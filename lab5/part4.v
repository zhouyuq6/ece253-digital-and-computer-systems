==> flow/design.v <==
module part2(SW,HEX0,HEX1,HEX2,HEX3,HEX4,HEX5,KEY,LEDR);
	input [7:0]SW;
	input [1:0]KEY;
	output [6:0]HEX0,HEX1,HEX2,HEX3,HEX4,HEX5;
	output [8:0]LEDR;
	wire [7:0]A,B,S;
	eight_bit ain(KEY[0],KEY[1],SW[7:0],A[7:0]);
	eight_bit bin(KEY[0],KEY[1],SW[7:0],B[7:0]);
	adder sum(A,B,S,LEDR);
	hexdisplay ah(A[7:4],HEX3[6:0]);
	hexdisplay al(A[3:0],HEX2[6:0]);
	hexdisplay bh(B[7:4],HEX1[6:0]);
	hexdisplay bl(B[3:0],HEX0[6:0]);	
	hexdisplay sh(S[7:4],HEX5[6:0]);
	hexdisplay sl(S[3:0],HEX4[6:0]);
endmodule
module eight_bit(Reset,Clk,D,A);
	input Reset,Clk;
	input [7:0]D;
	output [7:0]A;
	asy_reset a0(Reset,Clk,D[0],A[0]);
	asy_reset a1(Reset,Clk,D[1],A[1]);
	asy_reset a2(Reset,Clk,D[2],A[2]);
	asy_reset a3(Reset,Clk,D[3],A[3]);
	asy_reset a4(Reset,Clk,D[4],A[4]);
	asy_reset a5(Reset,Clk,D[5],A[5]);
	asy_reset a6(Reset,Clk,D[6],A[6]);
	asy_reset a7(Reset,Clk,D[7],A[7]);
endmodule
module asy_reset(reset,clk,D,Q);
	input D,reset,clk;
	output reg Q;
	always@(posedge clk or negedge reset)
	begin
		if(~reset)
			Q<=1'b0;
		else
			Q<=D;
	end
endmodule
module hexdisplay(S,Display);
	input [3:0]S;
	output [6:0]Display;
	assign Display[0]=((~S[3])&(~S[2])&(~S[1])&(S[0]))|((~S[3])&(S[2])&(~S[1])&(~S[0]))|((S[3])&(~S[2])&(S[1])&(S[0]))|((S[3])&(S[2])&(~S[1])&(S[0]));
	assign Display[1]=((S[2])&(S[1])&(~S[0]))|((S[3])&(S[1])&(S[0]))|((S[3])&(S[2])&(~S[0]))|((~S[3])&(S[2])&(~S[1])&(S[0]));
	assign Display[2]=((S[3])&(S[2])&(~S[0]))|((S[3])&(S[2])&(S[1]))|((~S[3])&(~S[2])&(S[1])&(~S[0]));
	assign Display[3]=(S[2]&(S[1])&(S[0]))|((~S[3])&(~S[2])&(~S[1])&(S[0]))|((~S[3])&(S[2])&(~S[1])&(~S[0]))|((S[3])&(~S[2])&(S[1])&(~S[0]));
	assign Display[4]=((~S[3])&(S[0]))|((~S[2])&(~S[1])&(S[0]))|((~S[3])&(S[2])&(~S[1]));
	assign Display[5]=((~S[3])&(~S[2])&(S[0]))|((~S[3])&(~S[2])&(S[1]))|((~S[3])&(S[1])&(S[0]))|((S[3])&(S[2])&(~S[1])&(S[0]));
	assign Display[6]=((~S[3])&(~S[2])&(~S[1]))|((~S[3])&(S[2])&(S[1])&(S[0]))|((S[3])&(S[2])&(~S[1])&(~S[0]));
endmodule
module adder(A,B,SUM,carry);
	input [7:0]A,B;
	output [8:0]SUM;
	output [8:0] carry;
	assign carry[0]=1'b0;
	full_adder u1(A[0],B[0],carry[0],SUM[0],carry[1]);
	full_adder u2(A[1],B[1],carry[1],SUM[1],carry[2]);
	full_adder u3(A[2],B[2],carry[2],SUM[2],carry[3]);
	full_adder u4(A[3],B[3],carry[3],SUM[3],carry[4]);
	full_adder u5(A[4],B[4],carry[4],SUM[4],carry[5]);
	full_adder u6(A[5],B[5],carry[5],SUM[5],carry[6]);
	full_adder u7(A[6],B[6],carry[6],SUM[6],carry[7]);
	full_adder u8(A[7],B[7],carry[7],SUM[7],carry[8]);
endmodule
module full_adder(a,b,cin,s,cout);
	input a;
	input b;
	input cin;
	output cout;
	output s;
	assign s=a^b^cin;
	assign cout=((a^b)&(cin))|((~(a^b))&(b));
endmodule
module part4(SW,KEY,HEX0,HEX1,HEX2,HEX3);
	input [0:0]KEY;
	input [1:0]SW;
	output [6:0]HEX0,HEX1,HEX2,HEX3;
	wire [15:0]Q;
	T_FF_p4 t0(SW[0],KEY[0],Q[15:0],SW[1]);
	hexdisplay h0(Q[3:0],HEX0[6:0]);
	hexdisplay h1(Q[7:4],HEX1[6:0]);
	hexdisplay h2(Q[11:8],HEX2[6:0]);
	hexdisplay h3(Q[15:12],HEX3[6:0]);
endmodule
module T_FF_p4(clear,clk,q,E);
	input clear,clk,E;
	output reg [15:0]q;
	always@(posedge clk, negedge clear)
	begin
		if(~clear)
			q <= 16'b0;
		else
			begin
				if(~E)
					q <= q;
				else
					q <= q + 1;
			end
	end
endmodule
# From RTL to reports: part4
# Tool output for the design above, in the order of the flow.
# Line numbers count from 1 in the design file above.
# Operators: Yosys type, input widths -> output width; for muxes data width and select width s.
# Cell names lack the library's common part.
# The mark - stands for no value.
[setup]
design = "part4"
clk_port = "KEY"
cell_library = "sky130hd"
lib_corner = "tt_025C_1v80"

# After elaboration
# Source: Yosys, flattened and elaborated, memories not mapped. Widths are those after wreduce; folded enables and synchronous resets count as part of the registers. Registers that Yosys merges into a memory's read port (data or address) are not register bits. Print and check cells do not count. Equal cells are merged and count once.
[word_totals]
regBits = 16
latchBits = 0
ramBits = 0
rom_bits = 0
clocked_rd_ports_x_width = 0
n_memories = 0
word_cells = 218
[classes]
addsub = 1
mul = 0
div_mod_pow = 0
compare = 0
equal = 0
shifts = 0
mux = 0
n_logic = 216
n_reduce_logical = 0
[ops]
columns = ["operator", "count"]
rows = [
  ["$and 1x1->1", 128],
  ["$or 1x1->1", 72],
  ["$not 1->1", 16],
  ["$add 16x1->16 const B", 1],
]

# Depth
# Depth = most cells in a row (Yosys ltp): at word level without a register or memory, in the mapped netlist without a sequential cell, where the memories' decode and read muxes count.
[depth]
depth_word = 7
ABC_AREA = 0
ltp_mapped = 5
ltp_nobuf = 4

# Mapped cells and area
# Source: synth_stat.txt of the flow (Yosys; design flattened, memories mapped). It holds for the ABC_AREA given above (unset counts as 0); a run with the other value may have another netlist.
# Totals and module areas in this step are rounded.
[synth_totals]
stdcells = 195
mapped_area_mm2 = 0.001505
seqArea_mm2 = 0.0004004
flip_flops = 16
buffers = 19
[types]
columns = ["cell", "count", "type_area_um2"]
rows = [
  ["dfrtp_1", 16, 400.384],
  ["nand2_1", 28, 105.101],
  ["xor2_1", 11, 96.342],
  ["o21ai_0", 15, 75.072],
  ["xnor2_1", 8, 70.067],
  ["buf_2", 13, 65.062],
  ["o22ai_1", 10, 62.56],
  ["nor2_1", 16, 60.058],
  ["nor4_2", 4, 50.048],
  ["nand2b_1", 6, 37.536],
  ["o32ai_1", 4, 35.034],
  ["a21oi_1", 6, 30.029],
  ["mux2i_1", 3, 30.029],
  ["a22o_1", 3, 26.275],
  ["nand4_1", 4, 25.024],
  ["nor2b_1", 4, 25.024],
  ["a21boi_0", 3, 22.522],
  ["inv_1", 6, 22.522],
]
# Not listed: further types 23, cells in them 35.
# The figures by module come from a second, unflattened synthesis with its own total; it is not the netlist above.
[unflattened]
cells_unflattened = 196
area_unflattened_mm2 = 0.001546
# Rows give one instance, submodules left out.
[by_module]
columns = ["module", "n_inst", "cells", "mod_area_mm2", "seq_area_mm2"]
rows = [
  ["hexdisplay", 4, 35, 0.0002127, 0],
  ["T_FF_p4", 1, 56, 0.0006957, 0.0004004],
  ["part4", 1, 0, 0, 0],
]

# Path before layout
# Source: OpenSTA report_checks on the synthesized netlist (no wires, ideal clock, input and output delay 20% of the period each), path of least setup slack; recovery checks are left aside. Register names are those of the netlist, which keeps one name where synthesis merged equal registers.
[synth_timing]
path_kind = "reg-to-output"
from = "reg t0.q[12]"
to = "out HEX3[3]"
tclk_ns = 1.95
out_delay_ns = 0.390
t_first_pin_ns = 0.000
arrival_time_ns = 1.161
required_ns = 1.560
setup_slack_ns = 0.399
delay_ns = 1.161
path_stages = 5
path_buffers = 1
synth_period_reached_ns = 1.551
# "delay_ns" is the arrival time less input delay plus setup time.
# At an output port there is no setup time.
# "path_stages" counts driving pins, that of a launching flip-flop among them; a cell with two outputs on the path counts twice.
# "synth_period_reached_ns" is the clock period less the worst setup slack; recovery checks do not enter. This is arithmetic on one report: input and output delays are still those of the set period (20% each).
# Between the ends stands the longest chain of elaborated cells between them, by number of cells; it is not shown to be the way that was timed. Of several equally long chains one is given.
# Each line given opens the expression or statement behind the cell; cells for indexed reads and writes are added by Yosys, which also makes memories of some case tables.
# A register here has more assigning lines than the two given.
[synth_between]
cell_sequence = "dfrtp_1 > clkbuf_1 > and2_1 > a21oi_1 > o21ai_0"
elab_chain_cells = 4
cone_cells = 8
[synth_lines]
columns = ["element", "line", "text"]
rows = [
  ["start, declared", 88, "output reg [15:0]q;"],
  ["start, assigned", 96, "q <= q;"],
  ["start, assigned", 98, "q <= q + 1;"],
  ["$and 1x1->1", 47, "assign Display[3]=(S[2]&(S[1])&(S[0]))|((~S[3])&(~S[2])&(~S[1])&(S[0]))|((~S[3])&(S[2])&(~S[1])&(~S[0]))|((S[3 ..."],
  ["$or 1x1->1 x3", 47, ""],
  ["end, declared", 78, "output [6:0]HEX0,HEX1,HEX2,HEX3;"],
]

# Path in the finished layout
# Path of least setup slack in the final report of record 1 (OpenROAD, finished layout, wires in). Where an end is a register, its clock arrival counts in the times.
[layout_timing]
path_kind = "reg-to-output"
from = "reg t0.q[12]"
to = "out HEX3[1]"
tclk_ns = 1.48
out_delay_ns = 0.30
t_first_pin_ns = 0.25
arrival_time_ns = 1.50
required_ns = 1.18
setup_slack_ns = -0.32
path_stages = 6
path_buffers = 2
# Between the ends stands the longest chain of elaborated cells between them, by number of cells; it is not shown to be the way that was timed. Of several equally long chains one is given.
# A register here has more assigning lines than the two given.
[layout_between]
cell_sequence = "dfrtp_1 > buf_6 > or3b_4 > o21ai_2 > a22o_1 > buf_2"
elab_chain_cells = 5
cone_cells = 8
[layout_lines]
columns = ["element", "line", "text"]
rows = [
  ["start, declared", 88, "output reg [15:0]q;"],
  ["start, assigned", 96, "q <= q;"],
  ["start, assigned", 98, "q <= q + 1;"],
  ["$not 1->1", 45, "assign Display[1]=((S[2])&(S[1])&(~S[0]))|((S[3])&(S[1])&(S[0]))|((S[3])&(S[2])&(~S[0]))|((~S[3])&(S[2])&(~S[1 ..."],
  ["$and 1x1->1", 45, ""],
  ["$or 1x1->1 x3", 45, ""],
  ["end, declared", 78, "output [6:0]HEX0,HEX1,HEX2,HEX3;"],
]

# Flow measurements of part4 on sky130hd: 2 stored runs with different settings, listed in no order. Input and output delays are each 20% of the period that was set; the output load is 0.01 pF.
# "worst_path_time_ns" = time allowed to the worst setup path (clock period - input delay - output delay, where it has them) - its slack; a late launch clock adds to it, a late capture clock takes from it.
# "fin_power_w" rests on the timing tool's default activity at the inputs, not on a simulated workload.
# Measured values are rounded.

[[run]]
name = "record 1"
[run.settings]
period_ns = 1.48
CORE_UTILIZATION = 38
SETUP_SLACK_MARGIN = 0.23
PLACE_DENSITY = 0.77
CORE_MARGIN = 10
TNS_END_PERCENT = 90
GPL_TIMING_DRIVEN = 0
SLEW_MARGIN = 15
MIN_ROUTING_LAYER = "met1"
CAP_MARGIN = 20
[run.results]
worst_path_time_ns = 1.50
worst_setup_path_type = "reg-to-output"
layout_utilization_pct = 79.1
synth_chip_area_mm2 = 0.001505
final_setup_tns_ns = -5.570
fin_ws_ns = -0.320
final_hold_ws_ns = 0.412
cell_area_final_mm2 = 0.00296
die_mm2 = 0.006878
fin_power_w = 0.004299

[[run]]
name = "record 2"
[run.settings]
period_ns = 2.72
CORE_UTILIZATION = 27
SETUP_SLACK_MARGIN = 0.73
PLACE_DENSITY = 0.63
CELL_PAD_IN_SITES_GLOBAL_PLACEMENT = 1
CELL_PAD_IN_SITES_DETAIL_PLACEMENT = 0
GPL_ROUTABILITY_DRIVEN = 1
CTS_CLUSTER_SIZE = 19
MIN_ROUTING_LAYER = "met2"
CAP_MARGIN = 20
CORE_MARGIN = 2
SLEW_MARGIN = 20
[run.results]
worst_path_time_ns = 1.54
worst_setup_path_type = "reg-to-output"
layout_utilization_pct = 44.0
synth_chip_area_mm2 = 0.001505
final_setup_tns_ns = 0.000
fin_ws_ns = 0.636
final_hold_ws_ns = 0.649
cell_area_final_mm2 = 0.002395
die_mm2 = 0.006188
fin_power_w = 0.00183
